==> flow/design.v <==
`timescale 1ns / 1ps
module Division(div1,div2,butDIV,resDIV);
	input [8:0] div1;			 
	input [8:0] div2;			 
	input butDIV;				 
	output [8:0] resDIV;		 
	reg [8:0] resDIV;
always @ (negedge butDIV)
begin
case (div2)
	9'b000000010:begin
						resDIV = div1 >>> 1;	 
					 end
	9'b000000100:begin
						resDIV = div1 >>> 2;	 
					 end
	9'b000001000:begin
						resDIV = div1 >>> 3;	 
					 end
	9'b000010000:begin
						resDIV = div1 >>> 4;	 
					 end
	9'b000100000:begin
						resDIV = div1 >>> 5;	 
					 end
	9'b001000000:begin
						resDIV = div1 >>> 6;	 
					 end
	9'b010000000:begin
						resDIV = div1 >>> 7;	 
					 end
	default:begin
						resDIV = 9'b000000000;	 
					 end	
endcase
end
endmodule
-- Tool chain data of Division
What the tools print for Division, step after step.
Line numbers count from 1 in the design file above.
Operators: Yosys type, input widths -> output width; for muxes data width and select width s.
Cell names lack the library's common part.
Not given: --
- top module: Division
- clock input: butDIV
- cell library: sky130hd
- timing corner: tt_025C_1v80

-- Word level
Yosys after proc, flatten, opt, wreduce and memory -nomap, before mapping. Enables and synchronous resets that opt folds into registers are not counted as muxes. Memory bits, and registers merged into a memory's read port (data or address), are not among the register bits. Print and check cells are not counted. Equal cells are merged and count once.
- bits in registers: 8
- output and inout port bits: 9
- noted elaborated cells: 9
- equality and inequality tests at 7
- multiplexer cells at 1
- operators by type and width (cell ; number):
    $pmux 8 s7 ; 1
    $eq 9x2->1 const B ; 1
    $eq 9x3->1 const B ; 1
    $eq 9x4->1 const B ; 1
    $eq 9x5->1 const B ; 1
    $eq 9x6->1 const B ; 1
    $eq 9x7->1 const B ; 1
    $eq 9x8->1 const B ; 1

-- Longest topological paths
Longest topological path by Yosys (ltp), each cell counted once; first at word level (registers and memories cut), then after technology mapping (sequential cells cut; the memories' decode and read muxes count).
- noted word-level depth: 2
- ABC_AREA at 0
- noted depth in mapped cells: 5
- mapped depth without buffers: 4

-- Mapped cells and area
Yosys stat after the flow's synthesis: flattened, memories mapped to cells. It holds for the ABC_AREA given above (unset counts as 0); a run with the other value may have another netlist.
- cells by type (cell type ; number):
    dfxtp_1 ; 8
    a22oi_1 ; 9
    nor2b_1 ; 8
    a32oi_1 ; 3
    nor2_1 ; 6
    a22o_1 ; 2
    and2b_1 ; 2
    nand3b_1 ; 2
    or4_1 ; 2
    nand4_1 ; 2
    nor4_1 ; 2
    or3_1 ; 2
    or4_4 ; 1
    a311o_1 ; 1
    nand3_1 ; 2
    o32a_1 ; 1
    a31o_2 ; 1
    o32ai_1 ; 1
Not listed: further types 14, cells in them 14.
- standard cells after synthesis at 69
- mapped area: 0.0005618 mm^2
- sequential part of the area: 0.0001602 mm^2
- mapped flip-flops at 8
- noted buffers: 3

Settings and measured results of 2 stored flow runs for module Division (sky130hd), not sorted in any way. The constraints put input and output delay at 20% of the set period each and load the outputs with 0.01 pF.

Job 1

==> flow/run.sh <==
#!/bin/bash
# the make line also repeats the synthesis and layout settings of config.mk as NAME=value (left out here)
make -C /OpenROAD-flow-scripts/flow DESIGN_CONFIG=/design/flow/config.mk WORK_HOME=/design/flow/orfs CLKGATE_MAP_FILE= finish
==> flow/config.mk <==
export PLATFORM = sky130hd
export DESIGN_NAME = Division
export DESIGN_NICKNAME = Division
export VERILOG_FILES = /design/flow/design.v
export SDC_FILE = /design/flow/constraint.sdc
export NUM_CORES = 4
export LEC_CHECK = 0
export CAP_MARGIN = 20
export CORE_MARGIN = 2
export CORE_UTILIZATION = 59
export SLEW_MARGIN = 20
==> flow/constraint.sdc <==
create_clock -name core_clock -period 4.72 [get_ports {butDIV}]
set_input_delay 0.9440 -clock core_clock [delete_from_list [all_inputs] [get_ports {butDIV}]]
set_output_delay 0.9440 -clock core_clock [all_outputs]
set_load 0.01 [all_outputs]

Job 1: no results, placement failed with GPL-0301.

Job 2

==> flow/run.sh <==
#!/bin/bash
# the make line also repeats the synthesis and layout settings of config.mk as NAME=value (left out here)
make -C /OpenROAD-flow-scripts/flow DESIGN_CONFIG=/design/flow/config.mk WORK_HOME=/design/flow/orfs CLKGATE_MAP_FILE= finish
==> flow/config.mk <==
export PLATFORM = sky130hd
export DESIGN_NAME = Division
export DESIGN_NICKNAME = Division
export VERILOG_FILES = /design/flow/design.v
export SDC_FILE = /design/flow/constraint.sdc
export NUM_CORES = 4
export LEC_CHECK = 0
export ABC_AREA = 0
export CAP_MARGIN = 20
export CELL_PAD_IN_SITES_DETAIL_PLACEMENT = 0
export CORE_MARGIN = 8
export CORE_UTILIZATION = 15
export CTS_CLUSTER_DIAMETER = 90
export CTS_CLUSTER_SIZE = 81
export HOLD_SLACK_MARGIN = -0.06
export PLACE_DENSITY_LB_ADDON = 0.08
export SETUP_SLACK_MARGIN = 0.76
export SLEW_MARGIN = 20
==> flow/constraint.sdc <==
create_clock -name core_clock -period 6.83 [get_ports {butDIV}]
set_input_delay 1.3660 -clock core_clock [delete_from_list [all_inputs] [get_ports {butDIV}]]
set_output_delay 1.3660 -clock core_clock [all_outputs]
set_load 0.01 [all_outputs]

Measured in job 2:
- noted the utilization after routing: 0.267
- area inside the die boundary: 0.0059598 mm^2
- noted the Yosys chip area after synthesis: 0.0005618 mm^2
- worst hold slack after layout: 4.945 ns
- lowest setup slack at 0.813 ns
- sum of negative setup slack at 0.000 ns
